==> flow/design.v <==
module sound_recorder(
    input clk,
	input rst,
(* mark_debug *)	input        sw_record,  
(* mark_debug *)	output logic MIC_CLK,
(* mark_debug *)	input        MIC_DATA,
(* mark_debug *)	output logic MIC_LR_SEL,
(* mark_debug *)	output logic [15:0] data_addr,
(* mark_debug *)	output logic [15:0] data_dout,
(* mark_debug *)	output logic        data_we
);
logic [7:0] MIC_CLK_count;
logic       MIC_CLK_d;
logic       MIC_CLK_posedge;
always_ff @(posedge clk) begin
    if(rst) begin
        MIC_CLK <= 1'b0;
        MIC_CLK_count <= 8'd0;
    end
    else if(MIC_CLK_count < 8'd19) begin
        MIC_CLK_count <= MIC_CLK_count + 8'd1;
    end
    else begin
        MIC_CLK <= ~MIC_CLK;
        MIC_CLK_count <= 8'd0;
    end
end
always_ff @(posedge clk) MIC_CLK_d <= MIC_CLK;
assign MIC_CLK_posedge = ({MIC_CLK_d, MIC_CLK}==2'b01) ? 1'b1 : 1'b0;
(* mark_debug *)logic record_run;
logic [16:0]  data_addr_r;
always_ff @(posedge clk)
    if(rst) record_run <= 1'b0;
	else if(record_run && data_addr_r==17'h10000) record_run <= 1'b0;
	else if(sw_record) record_run <= 1'b1;
genvar i;
reg [7:0] PDM_counter;
always @(posedge clk or posedge rst) begin
    if(rst) begin
        PDM_counter <= 8'd0;
    end
    else if(MIC_CLK_posedge & record_run) begin
        PDM_counter <= (PDM_counter == 8'd127) ? 8'd0 : PDM_counter + 8'd1;
    end
end
localparam [8*10-1:0] PDM_thresh_counter_start = 
{8'd115, 8'd102, 8'd89, 8'd76, 8'd64, 
8'd51, 8'd38, 8'd25, 8'd12, 8'd0};
logic [9:0][7:0] PDM_thresh_counter;
generate
    for(i=0; i<10; i=i+1) begin : PDM_COUNTERS
        always_ff @(posedge clk or posedge rst) begin
            if(rst) begin
                PDM_thresh_counter[i] <= 8'd0;
            end
            else if(MIC_CLK_posedge && (PDM_counter == PDM_thresh_counter_start[8*i+7:8*i])) begin
                PDM_thresh_counter[i] <= (MIC_DATA) ? 8'd1 : 8'd0;
            end
            else if(MIC_CLK_posedge) begin
                PDM_thresh_counter[i] <= (MIC_DATA) ? PDM_thresh_counter[i] + 8'd1 : PDM_thresh_counter[i];
            end
        end
    end
endgenerate
logic [15:0] PDM_count;
logic [15:0] led_threshold;
always_ff @(posedge clk) begin
    if(rst) begin
        PDM_count <= 16'd0;
        data_dout <= 16'h0;
		data_addr_r <= 17'h0;
		data_we <= 1'b0;
    end
    else if(record_run) begin
        PDM_count <= (PDM_count == 16'd5119) ? 16'd0 : PDM_count + 16'd1;
        case(PDM_count)
        16'd0    : begin 
		    data_addr_r <= data_addr_r + 1; 
			data_we <= 1'b1; 
			data_dout <= {6'h0, PDM_thresh_counter[0], 2'b00}; 
		end
        16'd480  : begin 
		    data_addr_r <= data_addr_r + 1; 
			data_we <= 1'b1; 
			data_dout <= {6'h0, PDM_thresh_counter[1], 2'b00}; 
		end
        16'd1000 : begin 
		    data_addr_r <= data_addr_r + 1; 
			data_we <= 1'b1; 
			data_dout <= {6'h0, PDM_thresh_counter[2], 2'b00}; 
		end
        16'd1520 : begin 
		    data_addr_r <= data_addr_r + 1; 
			data_we <= 1'b1; 
			data_dout <= {6'h0, PDM_thresh_counter[3], 2'b00}; 
		end
        16'd2040 : begin 
		    data_addr_r <= data_addr_r + 1; 
			data_we <= 1'b1; 
			data_dout <= {6'h0, PDM_thresh_counter[4], 2'b00}; 
		end
        16'd2560 : begin 
		    data_addr_r <= data_addr_r + 1; 
			data_we <= 1'b1; 
			data_dout <= {6'h0, PDM_thresh_counter[5], 2'b00}; 
		end
        16'd3040 : begin 
		    data_addr_r <= data_addr_r + 1; 
			data_we <= 1'b1; 
			data_dout <= {6'h0, PDM_thresh_counter[6], 2'b00}; 
		end
        16'd3560 : begin 
		    data_addr_r <= data_addr_r + 1; 
			data_we <= 1'b1; 
			data_dout <= {6'h0, PDM_thresh_counter[7], 2'b00}; 
		end
        16'd4080 : begin 
		    data_addr_r <= data_addr_r + 1; 
			data_we <= 1'b1; 
			data_dout <= {6'h0, PDM_thresh_counter[8], 2'b00}; 
		end
        16'd4600 : begin 
		    data_addr_r <= data_addr_r + 1; 
			data_we <= 1'b1; 
			data_dout <= {6'h0, PDM_thresh_counter[9], 2'b00}; 
		end
		default  : begin data_we <= 1'b0; end
        endcase
    end
	else begin
	    PDM_count <= 16'd0;
	    data_addr_r <= 0;
		data_we <= 0;
	end
end
assign data_addr = data_addr_r[15:0];
assign MIC_LR_SEL = 1'b0;
endmodule
== Tool chain data of sound_recorder ==
What the tools print for sound_recorder, step after step.
Lines are those of the file above, counted from 1.
Library cell names are shortened.
Not given: -
Inputs
  top: sound_recorder
  clock input: clk
  cell library: sky130hd
  timing corner: tt_025C_1v80

== Word-level counts ==
Counts by Yosys on the flattened word-level netlist (proc, flatten, opt, wreduce; memories kept). Register bits leave out memories and registers merged into their read ports (data or address). Print and check cells are left out.
Storage and ports
  register bits: 149
  output and inout port bits: 35
  word width x clocked read ports: 0
  bits of input ports: 4
  memory bits (read-only): 0
  bits in writable memories: 0
  elaborated cells: 145
  bits in latches: 0
  memory cells: 0
Cells by class
  multiply operators: 0
  shift operators: 0
  add/sub/neg operators: 14
  divide/modulo/power cells: 0
  magnitude comparators: 1
  mux-type cells: 35
  bitwise logic cells: 4
  reduce/logical cells: 50
  equal/unequal tests: 22
Operator list (count)
  8-bit two-way mux: 31
  16-bit case mux with 10-bit select: 1
  8-bit by 1-bit adder with 8-bit output with constant B: 12
  16-bit by 12-bit equality test with 1-bit output with constant B: 4
  8-bit by 7-bit equality test with 1-bit output with constant B: 6
  2-bit nonzero test: 20
  16-bit by 11-bit equality test with 1-bit output with constant B: 2
  16-bit by 13-bit equality test with 1-bit output with constant B: 2
  2-bit AND reduction: 11
  17-bit by 1-bit adder with 17-bit output with constant B: 1
  17-bit equality test with constant B: 1
  16-bit by 1-bit adder with 16-bit output with constant B: 1
  16-bit by 10-bit equality test with 1-bit output with constant B: 1
  16-bit by 9-bit equality test with 1-bit output with constant B: 1
  16-bit zero test: 1
  8-bit by 6-bit equality test with 1-bit output with constant B: 2
  1-bit logical AND: 11
  10-bit nonzero test: 1
  10-bit OR reduction: 1
  8-bit by 4-bit equality test with 1-bit output with constant B: 1
  8-bit by 5-bit < comparator with 1-bit output with constant B: 1
  8-bit by 5-bit equality test with 1-bit output with constant B: 1
  8-bit zero test: 1
  2-bit OR reduction: 3
  1-bit inverter: 3
  3-bit OR reduction: 1
  1-bit two-way mux: 3
  2-bit by 1-bit equality test with 1-bit output with constant B: 1
  1-bit bitwise AND: 1

== Logic depth ==
Depth = most cells in a row (Yosys ltp): at word level without a register or memory, in the mapped netlist without a sequential cell, where the memories' decode and read muxes count.
Logic depth
  word-level depth: 5
  ABC_AREA: 0
  depth in mapped cells: 10
  depth with buffers taken out: 8

== Netlist ==
Source: synth_stat.txt of the flow (Yosys; design flattened, memories mapped). It holds for the ABC_AREA given above (unset counts as 0); a run with the other value may have another netlist.
Cells by type
  dfrtp_1: count 88, total area 2.2E+03 µm²
  dfxtp_1: count 53, total area 1.06E+03 µm²
  xor2_1: count 61, total area 534.262 µm²
  nor2_1: count 117, total area 439.171 µm²
  nand4_1: count 40, total area 250.24 µm²
  o21ai_0: count 48, total area 240.23 µm²
  ha_1: count 19, total area 237.728 µm²
  nand2_1: count 62, total area 232.723 µm²
  a21oi_1: count 40, total area 200.192 µm²
  buf_4: count 25, total area 187.68 µm²
  or3_1: count 27, total area 168.912 µm²
  nand3_1: count 30, total area 150.144 µm²
  xnor2_1: count 15, total area 131.376 µm²
  and3_1: count 19, total area 118.864 µm²
  a32o_1: count 10, total area 100.096 µm²
  inv_1: count 23, total area 86.333 µm²
  nor3_1: count 16, total area 80.077 µm²
  clkbuf_1: count 20, total area 75.072 µm²
Not listed: further types 44, cells in them 144.
Mapped netlist
  buffers: 58
  cell count: 857
  mapped area: 7687.4 µm²
  mapped flip-flops: 141
  sequential part of the area: 3263.1 µm²

== Timing after synthesis ==
Source: OpenSTA report_checks on the synthesized netlist (no wires, ideal clock, input and output delay 20% of the period each), path of least setup slack; recovery checks are left aside. Register names are those of the netlist, which keeps one name where synthesis merged equal registers.
Path after synthesis
  path kind: input to register
  start: input port rst
  end: register data_addr_r[12]
  input delay: 1.026 ns
  driving pins on the path: 4
  setup time: 0.071 ns
  path delay: 2.715 ns
  arrival: 3.670 ns
  launch time at the first pin: 1.026 ns
  required time: 5.059 ns
  buffers on the path: 1
  clock period: 5.13 ns
  path slack: 1.389 ns
  period reached after synthesis: 3.741 ns
"path delay" is the arrival time less input delay plus setup time.
"driving pins on the path": output pins that drive a net of the path, with the launching flip-flop's if there is one; two outputs of one cell count as two.
"period reached after synthesis" = period - worst setup slack (recovery checks aside). The figure is calculated, with input and output delays left at 20% of the set period.
Between the ends stands the longest chain of elaborated cells between them, by number of cells; it is not shown to be the way that was timed. Of several equally long chains one is given.
A line is the first line of the expression or statement that the cell stems from. Yosys adds cells for indexed reads and writes and turns some case tables into memories.
At most two assigning lines are given for a register; there are more.
Between the ends, after synthesis
  cells stage by stage: inv_1 > nand2_1 > clkbuf_1 > a21oi_1
  cells in the longest elaborated chain: 1
  elaborated cells on any way between the ends: 1
  RTL lines with such cells: 0
  classes of those cells: 1 x reduce/logical
RTL lines, path after synthesis
  start: declaration: line 3  | input rst,
  2-bit OR reduction
  end: assignment: line 78  | data_addr_r <= data_addr_r + 1;
  end: assignment: line 83  | data_addr_r <= data_addr_r + 1;
  end: declaration: line 31  | logic [16:0]  data_addr_r;

== Worst path after layout ==
From the final timing report of stored run 1: the path of least setup slack in the routed layout; clock arrival at registers is part of the times.
Path post-layout
  path kind: input to register
  start: input port MIC_DATA
  end: register PDM_thresh_counter
  clock period: 7.16 ns
  input delay: 1.43 ns
  buffers on the path: 2
  launch time at the first pin: 1.43 ns
  required time: 7.51 ns
  arrival: 4.05 ns
  setup time: 0.07 ns
  path slack: 3.46 ns
  driving pins on the path: 6
An end named without its bit number is one bit of that signal or, where synthesis recoded a state register, one of its new flip-flops.
Between the ends stands the longest chain of elaborated cells between them, by number of cells; it is not shown to be the way that was timed. Of several equally long chains one is given.
At most two assigning lines are given for a register; there are more.
Between the ends, post-layout
  cells stage by stage: clkdlybuf4s50_1 > and2_2 > buf_4 > nand4_1 > or3_1 > a21oi_1
  cells in the longest elaborated chain: 3
  elaborated cells on any way between the ends: 5
  RTL lines with such cells: 3
  classes of those cells: 3 x mux; 2 x reduce/logical
RTL lines, path post-layout
  start: declaration: line 6  | (* mark_debug *) input MIC_DATA,
  8-bit two-way mux: line 60  | PDM_thresh_counter[i] <= (MIC_DATA) ? PDM_thresh_counter[i] + 8'd1 : PDM_thresh_counter[i];
  8-bit two-way mux: line 59  | else if(MIC_CLK_posedge) begin
  8-bit two-way mux: line 56  | else if(MIC_CLK_posedge && (PDM_counter == PDM_thresh_counter_start[8*i+7:8*i])) begin
  end: assignment: line 57  | PDM_thresh_counter[i] <= (MIC_DATA) ? 8'd1 : 8'd0;
  end: assignment: line 60
  end: declaration: line 49  | logic [9:0][7:0] PDM_thresh_counter;

==> runs of sound_recorder <==
Stored flow runs of sound_recorder (2 of them; Yosys, OpenROAD, sky130hd). They differ in their settings and are not a sequence. Constraints: input delay and output delay 20% of the set period each, output load 0.01 pF.
"achieved clock period (ns)" = clock period - worst setup slack. The figure is calculated, with input and output delays left at 20% of the set period.
By "worst setup path time (ns)" is meant the share of the clock period that the worst setup path is allowed (20% is reserved at inputs, 20% at outputs), minus its slack. Clock arrival times at its registers enter into it.
"finish__power__total" rests on the timing tool's default activity at the inputs, not on a simulated workload.

Flow files of stored run 1
==> flow/run.sh <==
#!/bin/bash
# the make line also repeats the synthesis and layout settings of config.mk as NAME=value (left out here)
make -C /OpenROAD-flow-scripts/flow DESIGN_CONFIG=/design/flow/config.mk WORK_HOME=/design/flow/orfs CLKGATE_MAP_FILE= finish
==> flow/config.mk <==
export PLATFORM = sky130hd
export DESIGN_NAME = sound_recorder
export DESIGN_NICKNAME = sound_recorder
export VERILOG_FILES = /design/flow/design.v
export SDC_FILE = /design/flow/constraint.sdc
export NUM_CORES = 4
export LEC_CHECK = 0
export CAP_MARGIN = 20
export CELL_PAD_IN_SITES_GLOBAL_PLACEMENT = 1
export CORE_MARGIN = 2
export CORE_UTILIZATION = 34
export CTS_CLUSTER_DIAMETER = 359
export CTS_CLUSTER_SIZE = 18
export GPL_ROUTABILITY_DRIVEN = 0
export MAX_ROUTING_LAYER = met5
export PLACE_DENSITY_LB_ADDON = 0.18
export SETUP_SLACK_MARGIN = 1.08
export SLEW_MARGIN = 20
==> flow/constraint.sdc <==
create_clock -name core_clock -period 7.16 [get_ports {clk}]
set_input_delay 1.4320 -clock core_clock [delete_from_list [all_inputs] [get_ports {clk}]]
set_output_delay 1.4320 -clock core_clock [all_outputs]
set_load 0.01 [all_outputs]

report of stored run 1
yosys chip area after synthesis (um^2): 7687.4
finish__design__die__area: 23828.6
finish__design__instance__area__stdcell: 8703.4
finish__design__instance__utilization: 0.3880
finish__timing__setup__ws: 3.464
finish__timing__setup__tns: 0.000
finish__timing__hold__ws: 0.423
finish__power__total: 2.374e-03
achieved clock period (ns): 3.696
worst setup path time (ns): 2.26
worst setup path kind: input to register

Flow files of stored run 2
==> flow/run.sh <==
#!/bin/bash
# the make line also repeats the synthesis and layout settings of config.mk as NAME=value (left out here)
make -C /OpenROAD-flow-scripts/flow DESIGN_CONFIG=/design/flow/config.mk WORK_HOME=/design/flow/orfs CLKGATE_MAP_FILE= finish
==> flow/config.mk <==
export PLATFORM = sky130hd
export DESIGN_NAME = sound_recorder
export DESIGN_NICKNAME = sound_recorder
export VERILOG_FILES = /design/flow/design.v
export SDC_FILE = /design/flow/constraint.sdc
export NUM_CORES = 4
export LEC_CHECK = 0
export ABC_AREA = 1
export CAP_MARGIN = 20
export CELL_PAD_IN_SITES_DETAIL_PLACEMENT = 1
export CELL_PAD_IN_SITES_GLOBAL_PLACEMENT = 0
export CORE_MARGIN = 3
export CORE_UTILIZATION = 40
export MIN_ROUTING_LAYER = met2
export PLACE_DENSITY_LB_ADDON = 0.18
export SETUP_SLACK_MARGIN = 0.44
export SLEW_MARGIN = 20
==> flow/constraint.sdc <==
create_clock -name core_clock -period 3.81 [get_ports {clk}]
set_input_delay 0.7620 -clock core_clock [delete_from_list [all_inputs] [get_ports {clk}]]
set_output_delay 0.7620 -clock core_clock [all_outputs]
set_load 0.01 [all_outputs]

report of stored run 2
yosys chip area after synthesis (um^2): 8174.1
finish__design__die__area: 22186.1
finish__design__instance__area__stdcell: 9216.3
finish__design__instance__utilization: 0.4659
finish__timing__setup__ws: 1.387
finish__timing__setup__tns: 0.000
finish__timing__hold__ws: 0.441
finish__power__total: 4.344e-03
achieved clock period (ns): 2.423
worst setup path time (ns): 1.66
worst setup path kind: input to register
