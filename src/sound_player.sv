==> flow/design.v <==
module sound_player(
    input clk,
	input rst,
(* mark_debug *)	input        sw_play,  
	input        sw_sd,
(* mark_debug *)	output logic [15:0] data_addr,
(* mark_debug *)	input        [15:0] data_org_din,
(* mark_debug *)	input        [15:0] data_filtered_din,
(* mark_debug *)    output logic AUD_PWM,
(* mark_debug *)    output logic AUD_SD
);
logic [15:0] PWM_count;
always @(posedge clk)
    if(rst) PWM_count <= 16'd0;
    else if(PWM_count < 16'd512) PWM_count <= PWM_count + 16'd1;
    else PWM_count <= 16'd0;
always_ff @(posedge clk)
    if(rst) data_addr <= 16'h0;
	else data_addr <= (PWM_count==16'd511) ? data_addr + 1 : data_addr;
logic [15:0] PWM_thresh;
always_ff @(posedge clk)
    PWM_thresh <= sw_play ? data_filtered_din : data_org_din;
always @(posedge clk)
    if(rst) AUD_PWM <= 1'b0;
    else begin
        if(PWM_count<PWM_thresh) AUD_PWM <= 1'b1;
        else AUD_PWM <= 1'b0;
	end
assign AUD_SD = 1'b1;
endmodule
**Reports on sound_player**

The steps from the RTL of sound_player to its reports follow in flow order.
Lines are those of the file above, counted from 1.
Not given: n/a

- Top module: sound_player
- Clock: clk
- Standard-cell library: sky130hd
- Timing corner: tt_025C_1v80

**After elaboration**

Source: Yosys, flattened and elaborated, memories not mapped. Widths are those after wreduce. Registers that Yosys merges into a memory's read port (data or address) are not register bits. Print and check cells do not count. Equal cells are merged and count once.

- Shifts and indexed selects: 0
- Div/mod/pow operators: 0
- Add/sub/neg operators: 2
- Bitwise logic cells: 1
- Muxes and demuxes: 2
- $mul: 0
- Equality and inequality tests: 1
- Reduce/logical cells: 1
- Magnitude comparators: 2

Operator list:

| operator | count |
|---|---|
| 16-bit by 1-bit adder with 16-bit output with constant B | 2 |
| 16-bit by 10-bit less-than comparator with 1-bit output with constant B | 1 |
| 16-bit less-than comparator | 1 |
| 16-bit by 9-bit == test with 1-bit output with constant B | 1 |
| 16-bit 2-to-1 mux | 1 |
| 2-bit OR reduction | 1 |
| 1-bit inverter | 1 |
| 1-bit 2-to-1 mux | 1 |

- Output and inout bits: 18
- Bits in latches: 0
- Bits in read-only memories: 0
- Clocked read ports x word width: 0
- Input port bits: 36
- Bits in writable memories: 0
- Memories kept: 0
- Cells after elaboration: 13
- Register bits after elaboration: 49

**Logic depth**

Depth = most cells in a row (Yosys ltp): at word level without a register or memory, in the mapped netlist without a sequential cell, where the memories' decode and read muxes count.

- Word-level depth: 3
- ABC_AREA: 0
- Mapped depth: 7

**Netlist**

Source: synth_stat.txt of the flow (Yosys; design flattened, memories mapped). It holds for the ABC_AREA given above (unset counts as 0); a run with the other value may have another netlist.

- Buffers: 11
- Area of sequential cells: 980.9 µm²
- Synthesis area: 2329.7 µm²
- Mapped flip-flops: 49
- Cell count: 244

Cell types:

| cell type | count | total area (µm²) |
|---|---|---|
| sky130_fd_sc_hd__dfxtp_1 | 49 | 980.941 |
| sky130_fd_sc_hd__ha_1 | 17 | 212.704 |
| sky130_fd_sc_hd__mux2_2 | 16 | 180.173 |
| sky130_fd_sc_hd__a21oi_1 | 20 | 100.096 |
| sky130_fd_sc_hd__nand4_1 | 15 | 93.84 |
| sky130_fd_sc_hd__inv_1 | 20 | 75.072 |
| sky130_fd_sc_hd__o31ai_1 | 9 | 67.565 |
| sky130_fd_sc_hd__or4_1 | 9 | 67.565 |
| sky130_fd_sc_hd__nand3_1 | 9 | 45.043 |
| sky130_fd_sc_hd__xor2_1 | 5 | 43.792 |
| sky130_fd_sc_hd__nor2_1 | 11 | 41.29 |
| sky130_fd_sc_hd__or3_1 | 6 | 37.536 |
| sky130_fd_sc_hd__and4_1 | 4 | 35.034 |
| sky130_fd_sc_hd__clkbuf_1 | 8 | 30.029 |
| sky130_fd_sc_hd__nand2_1 | 8 | 30.029 |
| sky130_fd_sc_hd__o21ai_0 | 6 | 30.029 |
| sky130_fd_sc_hd__or4_4 | 2 | 22.522 |
| sky130_fd_sc_hd__nor4_4 | 1 | 21.27 |

Not listed: further types 21, cells in them 29.

**Timing after synthesis**

Source: OpenSTA report_checks on the synthesized netlist (no wires, ideal clock, input and output delay 20% of the period each), path of least setup slack; recovery checks are left aside. Register names are those of the netlist, which keeps one name where synthesis merged equal registers.

- Kind: register to register
- Start point: register PWM_count[11]
- End point: register data_addr[15]
- Stages: 6
- Path slack: 0.580 ns
- Data arrival time: 2.076 ns
- Buffers on the path: 1
- Period: 2.78 ns
- Launch time at the first pin: 0.000 ns
- Delay of the path: 2.199 ns
- Synthesis period reached: 2.2 ns

"delay of the path" is the arrival time less input delay plus setup time.
"stages" counts driving pins, that of a launching flip-flop among them; a cell with two outputs on the path counts twice.
"synthesis period reached" = period - worst setup slack (recovery checks aside). The figure is calculated, with input and output delays left at 20% of the set period.
Between the ends stands the longest chain of elaborated cells between them, by number of cells; it is not shown to be the way that was timed. Of several equally long chains one is given.
Each line given opens the expression or statement behind the cell; cells for indexed reads and writes are added by Yosys, which also makes memories of some case tables.
A register here has more assigning lines than the two given.

- Cell sequence: sky130_fd_sc_hd__dfxtp_1 sky130_fd_sc_hd__or4_4 sky130_fd_sc_hd__or4_4 sky130_fd_sc_hd__buf_6 sky130_fd_sc_hd__nor4_4 sky130_fd_sc_hd__mux2_1
- Length of the longest elaborated chain: 1
- Elaborated cells on any way between the ends: 1
- Source lines of those cells: 1
- Classes of those cells: eq/ne (1)

Ends and longest elaborated chain, post-synthesis:

| element | line | text |
|---|---|---|
| from (decl) | 12 | `logic [15:0] PWM_count;` |
| from (assign) | 14 | `if(rst) PWM_count <= 16'd0;` |
| from (assign) | 15 | `else if(PWM_count < 16'd512) PWM_count <= PWM_count + 16'd1;` |
| 16-bit by 9-bit == test with 1-bit output | 19 | `else data_addr <= (PWM_count==16'd511) ? data_addr + 1 : data_addr;` |
| to (assign) | 18 | `if(rst) data_addr <= 16'h0;` |
| to (assign) | 19 |  |
| to (decl) | 6 | `(* mark_debug *) output logic [15:0] data_addr,` |

**Worst path after layout**

From the final timing report of stored run 1: the path of least setup slack in the routed layout; clock arrival at registers is part of the times.

- Kind: register to register
- Start point: register PWM_count[0]
- End point: register data_addr[14]
- Data arrival time: 2.54 ns
- Buffers on the path: 0
- Launch time at the first pin: 0.29 ns
- Path slack: 1.79 ns
- Stages: 6
- Period: 4.1 ns

Between the ends stands the longest chain of elaborated cells between them, by number of cells; it is not shown to be the way that was timed. Of several equally long chains one is given.
A register here has more assigning lines than the two given.

- Cell sequence: sky130_fd_sc_hd__dfxtp_1 sky130_fd_sc_hd__ha_1 sky130_fd_sc_hd__and3_1 sky130_fd_sc_hd__nand4_1 sky130_fd_sc_hd__or4_1 sky130_fd_sc_hd__a21oi_1
- Length of the longest elaborated chain: 1
- Elaborated cells on any way between the ends: 1
- Source lines of those cells: 1
- Classes of those cells: eq/ne (1)

Ends and longest elaborated chain, post-layout:

| element | line | text |
|---|---|---|
| from (decl) | 12 | `logic [15:0] PWM_count;` |
| from (assign) | 14 | `if(rst) PWM_count <= 16'd0;` |
| from (assign) | 15 | `else if(PWM_count < 16'd512) PWM_count <= PWM_count + 16'd1;` |
| 16-bit by 9-bit == test with 1-bit output | 19 | `else data_addr <= (PWM_count==16'd511) ? data_addr + 1 : data_addr;` |
| to (assign) | 18 | `if(rst) data_addr <= 16'h0;` |
| to (assign) | 19 |  |
| to (decl) | 6 | `(* mark_debug *) output logic [15:0] data_addr,` |

Subject: flow runs of sound_player

Hi,

Design sound_player on sky130hd. What follows are 2 stored runs of the flow, each under its own settings; their order means nothing. The constraints put input and output delay at 20% of the set period each and load the outputs with 0.01 pF.
"achieved clock period" = clock period - worst setup slack. The figure is calculated, with input and output delays left at 20% of the set period.
"critical path time" means the part of the period allowed to the worst setup path (the constraints hold back 20% at inputs and 20% at outputs) less its slack; where the path has registers, the arrival times of their clocks count too.
"total design power" is the tool's figure for a default switching activity; nothing was simulated.

### Stored run 1

==> flow/run.sh <==
#!/bin/bash
# the make line also repeats the synthesis and layout settings of config.mk as NAME=value (left out here)
make -C /OpenROAD-flow-scripts/flow DESIGN_CONFIG=/design/flow/config.mk WORK_HOME=/design/flow/orfs CLKGATE_MAP_FILE= finish
==> flow/config.mk <==
export PLATFORM = sky130hd
export DESIGN_NAME = sound_player
export DESIGN_NICKNAME = sound_player
export VERILOG_FILES = /design/flow/design.v
export SDC_FILE = /design/flow/constraint.sdc
export NUM_CORES = 4
export LEC_CHECK = 0
export ABC_AREA = 0
export CAP_MARGIN = 20
export CELL_PAD_IN_SITES_GLOBAL_PLACEMENT = 0
export CORE_ASPECT_RATIO = 0.58
export CORE_MARGIN = 2
export CORE_UTILIZATION = 38
export CTS_CLUSTER_DIAMETER = 226
export CTS_CLUSTER_SIZE = 65
export PLACE_DENSITY_LB_ADDON = 0.14
export SLEW_MARGIN = 20
==> flow/constraint.sdc <==
create_clock -name core_clock -period 4.1 [get_ports {clk}]
set_input_delay 0.8200 -clock core_clock [delete_from_list [all_inputs] [get_ports {clk}]]
set_output_delay 0.8200 -clock core_clock [all_outputs]
set_load 0.01 [all_outputs]

Results of stored run 1:
- Total design power: 854.5 µW
- Chip area after synthesis (Yosys): 2329.7 µm²
- Critical path time: 2.31 ns
- Type of the worst setup path: register to register
- Standard-cell area after routing: 2996.6 µm²
- Smallest hold slack: 0.466 ns
- Setup slack of the worst path: 1.792 ns
- Die size: 6796.3 µm²
- Achieved clock period: 2.308 ns
- Total negative slack: 0.000 ns
- Utilization after routing: 51.4%

### Stored run 2

==> flow/run.sh <==
#!/bin/bash
# the make line also repeats the synthesis and layout settings of config.mk as NAME=value (left out here)
make -C /OpenROAD-flow-scripts/flow DESIGN_CONFIG=/design/flow/config.mk WORK_HOME=/design/flow/orfs CLKGATE_MAP_FILE= finish
==> flow/config.mk <==
export PLATFORM = sky130hd
export DESIGN_NAME = sound_player
export DESIGN_NICKNAME = sound_player
export VERILOG_FILES = /design/flow/design.v
export SDC_FILE = /design/flow/constraint.sdc
export NUM_CORES = 4
export LEC_CHECK = 0
export CAP_MARGIN = 35
export CELL_PAD_IN_SITES_GLOBAL_PLACEMENT = 0
export CORE_MARGIN = 5
export CORE_UTILIZATION = 42
export CTS_CLUSTER_SIZE = 96
export GPL_TIMING_DRIVEN = 0
export SETUP_SLACK_MARGIN = 0.8
export SLEW_MARGIN = 35
==> flow/constraint.sdc <==
create_clock -name core_clock -period 3.76 [get_ports {clk}]
set_input_delay 0.7520 -clock core_clock [delete_from_list [all_inputs] [get_ports {clk}]]
set_output_delay 0.7520 -clock core_clock [all_outputs]
set_load 0.01 [all_outputs]

Results of stored run 2:
- Total design power: 1020 µW
- Chip area after synthesis (Yosys): 2329.7 µm²
- Critical path time: 2.29 ns
- Type of the worst setup path: register to register
- Standard-cell area after routing: 3045.4 µm²
- Smallest hold slack: 0.469 ns
- Setup slack of the worst path: 1.471 ns
- Die size: 7136.9 µm²
- Achieved clock period: 2.289 ns
- Total negative slack: 0.000 ns
- Utilization after routing: 56.0%

Regards
