==> flow/design.v <==
module fir_sym_chan (
  input clk,
  input rst,
  output logic [15:0] data_addr_rd_o,
  output logic [15:0] data_addr_wr_o,
  input  logic [15:0] data_din_i,
  output logic [15:0] data_dout_o,
  output logic        data_we_o,
  output logic        done_intr
);
localparam TAP_NUM = 10;
localparam TAP_WIDTH = 16;
localparam DATA_NUM = 256;
localparam DATA_WIDTH = 16;
localparam TAP_NUM_HALF = TAP_NUM >> 1;
logic [TAP_WIDTH-1:0] tap[TAP_NUM_HALF-1:0];
always_ff @(posedge clk) begin
  if(rst) begin
    tap[0] <= 'd0;
    tap[1] <= 'd7;
    tap[2] <= 'd24;
    tap[3] <= 'd43;
    tap[4] <= 'd55;
  end
end
logic [21:0] data_vld_d;
always_ff @(posedge clk)
  if(rst) data_vld_d <= 22'h0;
  else data_vld_d <= {data_vld_d[20:0], !done_intr};
logic [DATA_WIDTH-1:0] data[2*TAP_NUM-3:0];
always_ff @(posedge clk)
  if(rst) data[0] <= 'h0;
  else if(!done_intr) data[0] <= data_din_i;
always_ff @(posedge clk) begin
  if(rst) 
    data_addr_rd_o <= 0;
  else if(!done_intr)
    data_addr_rd_o <= data_addr_rd_o + 1;
end
generate
  for(genvar i=1; i<2*TAP_NUM-2; i++) begin : data_buf
    always_ff @(posedge clk)
	  if(rst) data[i] <= 'h0;
	  else data[i] <= data[i-1];
  end
endgenerate
logic [26:0] A[TAP_NUM_HALF-1:0];
logic [17:0] B[TAP_NUM_HALF-1:0];
logic [26:0] D[TAP_NUM_HALF-1:0];
logic [47:0] M[TAP_NUM_HALF-1:0];
logic [47:0] P[TAP_NUM_HALF-1:0];
logic [47:0] PCOUT[TAP_NUM_HALF-1:0];
logic [47:0] PCIN[TAP_NUM_HALF-1:0];
always_ff @(posedge clk) begin
  if(!done_intr) A[0] <= $signed(data_din_i);
  else A[0] <= 0;
  D[0] <= $signed(data[TAP_NUM-2]);
  B[0] <= tap[0];
  M[0] <= ($signed(A[0]) + $signed(D[0])) * $signed(B[0]);
  P[0] <= M[0];
  PCOUT[0] <= M[0];
end
generate
  for(genvar i=1; i<TAP_NUM_HALF-1; i++) begin : DSP_chain
    assign PCIN[i] = PCOUT[i-1];
    always_ff @(posedge clk) begin
	  A[i] <= $signed(data[2*i-1]);
	  D[i] <= $signed(data[TAP_NUM-2]);
	  B[i] <= tap[i];
	  M[i] <= ($signed(A[i]) + $signed(D[i])) * $signed(B[i]);
	  P[i] <= PCIN[i] + M[i];
	  PCOUT[i] <= PCIN[i] + M[i];
	end
  end
endgenerate
assign PCIN[TAP_NUM_HALF-1] = PCOUT[TAP_NUM_HALF-2];
always_ff @(posedge clk) begin
  A[TAP_NUM_HALF-1] <= $signed(data[2*TAP_NUM_HALF-3]);
  D[TAP_NUM_HALF-1] <= $signed(data[TAP_NUM-2]);
  B[TAP_NUM_HALF-1] <= tap[TAP_NUM_HALF-1];
  M[TAP_NUM_HALF-1] <= ($signed(A[TAP_NUM_HALF-1]) + $signed(D[TAP_NUM_HALF-1])) * $signed(B[TAP_NUM_HALF-1]);
  P[TAP_NUM_HALF-1] <= PCIN[TAP_NUM_HALF-1] + M[TAP_NUM_HALF-1];
end
logic [16:0] count_result;
always_ff @(posedge clk) begin
  if(rst) begin
    data_dout_o <= 16'h0;
    data_we_o <= 1'b0;
	data_addr_wr_o <= 16'hffff;
	count_result <= 'd0;
	done_intr <= 1'b0;
  end
  else if(data_vld_d[16] & !done_intr) begin
    data_dout_o <= P[TAP_NUM_HALF-1][23:8];
	data_we_o <= 1'b1;
	data_addr_wr_o <= data_addr_wr_o + 1;
    if(count_result==(DATA_NUM-1))
	  done_intr <= 1'b1;
	count_result <= count_result + 1;
  end
  else begin
    data_we_o <= 1'b0;
  end
end
endmodule
-- Tool chain data of fir_sym_chan
Tool output for the design above, in the order of the flow.
Lines are those of the file above, counted from 1.
Library cell names are shortened.
A cell with n/a has no value.
- top: fir_sym_chan
- clock port: clk
- standard-cell library: sky130hd
- corner: tt_025C_1v80

-- Elaborated design
Yosys after proc, flatten, opt, wreduce and memory -nomap, before mapping. Enables and synchronous resets that opt folds into registers are not counted as muxes. Print and check cells are not counted. Equal cells are merged and count once.
- noted add/sub/neg operators: 10
- noted multipliers: 4
- eq/ne operators at 1
- multiplexer cells at 1
- noted bitwise operators: 1
- reductions and logical operators: 2
- operators by type and width (operator ; count):
    17-bit by 7-bit multiplier with 24-bit output with constant B ; 2
    17-bit by 4-bit multiplier with 21-bit output with constant B ; 1
    16-bit by 16-bit adder with 17-bit output ; 4
    17-bit by 3-bit multiplier with 20-bit output with constant B ; 1
    24-bit adder ; 2
    16-bit by 1-bit adder with 16-bit output with constant B ; 2
    21-bit by 23-bit adder with 24-bit output ; 1
    17-bit by 1-bit adder with 17-bit output with constant B ; 1
    17-bit by 8-bit equality test with 1-bit output with constant B ; 1
    2-bit AND reduction ; 1
    1-bit bitwise AND ; 1
    1-bit zero test ; 1
    1-bit 2-to-1 mux ; 1
- bits in registers at 490
- noted bits of input ports: 18
- noted output and inout port bits: 50
- word-level cells at 48

-- Logic depth
Depth = most cells in a row (Yosys ltp): at word level without a register or memory, in the mapped netlist without a sequential cell, where the memories' decode and read muxes count.
- noted word-level depth: 3
- ABC_AREA: 1
- depth in mapped cells: 30
- gate-level depth less buffers at 30

-- Netlist
Yosys stat after the flow's synthesis: flattened, memories mapped to cells. It holds for the ABC_AREA given above (unset counts as 0); a run with the other value may have another netlist.
Totals and module areas in this step are rounded.
- noted cells in the netlist: 3134
- cell area after synthesis at 26100 µm²
- area of sequential cells: 9650 µm²
- noted flip-flop cells: 482
- cell types (cell ; count ; area in all (µm²)):
    dfxtp_1 ; 482 ; 9.65E+03
    ha_1 ; 308 ; 3.85E+03
    inv_1 ; 545 ; 2.05E+03
    fa_1 ; 91 ; 1.82E+03
    nand2_1 ; 475 ; 1782.96
    nor2_1 ; 335 ; 1.26E+03
    xor2_1 ; 131 ; 1147.35
    a21oi_1 ; 203 ; 1.02E+03
    o21ai_0 ; 121 ; 605.581
    xnor2_1 ; 69 ; 604.33
    nand3_1 ; 104 ; 520.499
    nor3_1 ; 28 ; 140.134
    o22a_1 ; 16 ; 140.134
    a21o_1 ; 16 ; 120.115
    nand4_1 ; 19 ; 118.864
    o21bai_1 ; 15 ; 112.608
    o21ai_1 ; 22 ; 110.106
    clkbuf_1 ; 27 ; 101.347
Not listed: further types 36, cells in them 127.

-- Timing after synthesis
Source: OpenSTA report_checks on the synthesized netlist (no wires, ideal clock, input and output delay 20% of the period each), path of least setup slack; recovery checks are left aside. Register names are those of the netlist, which keeps one name where synthesis merged equal registers.
- kind: reg2reg
- start: register D[4][1]
- end: register M[4][20]
- period: 10.7 ns
- noted library setup time: 0.127 ns
- arrival time at 4.940 ns
- noted required time: 10.573 ns
- path slack at 5.633 ns
- path delay at 5.067 ns
- noted driving pins on the path: 22
- noted synthesis period reached: 5.067 ns
"path delay" = arrival - input delay + setup time.
"driving pins on the path" counts driving pins, that of a launching flip-flop among them; a cell with two outputs on the path counts twice.
"synthesis period reached" = period - worst setup slack (recovery checks aside). The figure is calculated, with input and output delays left at 20% of the set period.
Between the ends stands the longest chain of elaborated cells between them, by number of cells; it is not shown to be the way that was timed. Of several equally long chains one is given.
A line is the first line of the expression or statement that the cell stems from. Yosys adds cells for indexed reads and writes and turns some case tables into memories.
- cell sequence: dfxtp_1 -> inv_1 -> fa_1 -> o21ai_2 -> nand2_1 -> nand2_2 -> xor2_1 -> inv_1 -> ha_1 -> ha_1 -> xor2_1 -> fa_1 -> inv_1 -> fa_1 -> inv_1 -> ha_1 -> a21oi_1 -> a21boi_0 -> o211ai_1 -> a21oi_1 -> o21ai_0 -> xor2_1
- noted length of the longest elaborated chain: 2
- elaborated cells between the ends (all ways): 2
- RTL lines with such cells: 1
- classes of those cells: add/sub (1); mul (1)
- RTL lines, path after synthesis (element ; RTL line ; RTL):
    start, declared ; 49 ; logic [26:0] D[TAP_NUM_HALF-1:0];
    16-bit by 16-bit adder with 17-bit output ; 81 ; M[TAP_NUM_HALF-1] <= ($signed(A[TAP_NUM_HALF-1]) + $signed(D[TAP_NUM_HALF-1])) * $signed(B[TAP_NUM_HALF-1]);
    17-bit by 7-bit multiplier with 24-bit output ; 81 ;
    end, assigned ; 81 ;
    end, declared ; 50 ; logic [47:0] M[TAP_NUM_HALF-1:0];

-- Worst path after layout
From the final timing report of run 1: the path of least setup slack in the routed layout; clock arrival at registers is part of the times.
- kind: reg2reg
- start: register D[4][0]
- end: register M[4][23]
- period: 7.28 ns
- noted library setup time: 0.10 ns
- arrival time at 5.87 ns
- noted required time: 7.74 ns
- path slack at 1.87 ns
- noted driving pins on the path: 26
Between the ends stands the longest chain of elaborated cells between them, by number of cells; it is not shown to be the way that was timed. Of several equally long chains one is given.
- cell sequence: dfxtp_2 -> ha_1 -> inv_1 -> fa_1 -> o21ai_2 -> nand2_1 -> nand2_2 -> nand2_2 -> nand2_2 -> nand3_1 -> nand2_1 -> xor2_2 -> ha_1 -> ha_1 -> fa_1 -> inv_1 -> fa_1 -> inv_1 -> ha_1 -> nand2_2 -> nor4_4 -> nand4_1 -> nand3_1 -> nand4_1 -> nand3_1 -> nand2_1
- noted length of the longest elaborated chain: 2
- elaborated cells between the ends (all ways): 2
- RTL lines with such cells: 1
- classes of those cells: add/sub (1); mul (1)
- RTL lines, path post-layout (element ; RTL line ; RTL):
    start, declared ; 49 ; logic [26:0] D[TAP_NUM_HALF-1:0];
    16-bit by 16-bit adder with 17-bit output ; 81 ; M[TAP_NUM_HALF-1] <= ($signed(A[TAP_NUM_HALF-1]) + $signed(D[TAP_NUM_HALF-1])) * $signed(B[TAP_NUM_HALF-1]);
    17-bit by 7-bit multiplier with 24-bit output ; 81 ;
    end, assigned ; 81 ;
    end, declared ; 50 ; logic [47:0] M[TAP_NUM_HALF-1:0];

## Implementation results

Record of 2 stored runs of the RTL-to-layout flow on fir_sym_chan, platform sky130hd. The runs are unordered. Constraints: input delay and output delay 20% of the set period each, output load 0.01 pF.
By "achieved clock period" is meant the clock period of the run minus its worst setup slack. This is arithmetic on one report: input and output delays are still those of the set period (20% each).
"critical setup path time": the worst setup path's part of the clock period (all of it between registers, 20% less for each end at a port) less its slack. A launch clock that arrives late makes it longer, a capture clock that arrives late makes it shorter.
"overall power" rests on the timing tool's default activity at the inputs, not on a simulated workload.
Measured values are rounded.

Run 1
Settings were period_ns = 7.28; CORE_UTILIZATION = 41; SETUP_SLACK_MARGIN = 1.58; PLACE_DENSITY_LB_ADDON = 0.19; CORE_MARGIN = 5; CELL_PAD_IN_SITES_DETAIL_PLACEMENT = 0; TNS_END_PERCENT = 10; ABC_AREA = 1; GPL_TIMING_DRIVEN = 0; CTS_CLUSTER_SIZE = 17; CTS_CLUSTER_DIAMETER = 59; SLEW_MARGIN = 25; CAP_MARGIN = 20
- mapped cell area after synthesis at 26100 µm²
- overall power: 5.72 mW
- worst setup slack after layout at 1.87 ns
- post-route utilization: 46.6 %
- noted the total negative setup slack: 0.000 ns
- critical setup path time: 5.41 ns
- kind of the worst setup path: reg2reg
- worst-case hold slack: 0.316 ns
- area of the die: 68900 µm²
- achieved clock period: 5.408 ns
- noted the standard-cell area after layout: 29400 µm²

Run 2
Settings were period_ns = 5.03; CORE_UTILIZATION = 42; SETUP_SLACK_MARGIN = 1.04; PLACE_DENSITY_LB_ADDON = 0.26; CORE_MARGIN = 2; CTS_CLUSTER_SIZE = 65; SLEW_MARGIN = 30; MAX_ROUTING_LAYER = met4; CAP_MARGIN = 20
- mapped cell area after synthesis at 24800 µm²
- overall power: 9.01 mW
- worst setup slack after layout at -0.848 ns
- post-route utilization: 56.6 %
- noted the total negative setup slack: -12.4 ns
- critical setup path time: 5.88 ns
- kind of the worst setup path: reg2reg
- worst-case hold slack: 0.313 ns
- area of the die: 61000 µm²
- achieved clock period: 5.878 ns
- noted the standard-cell area after layout: 33200 µm²
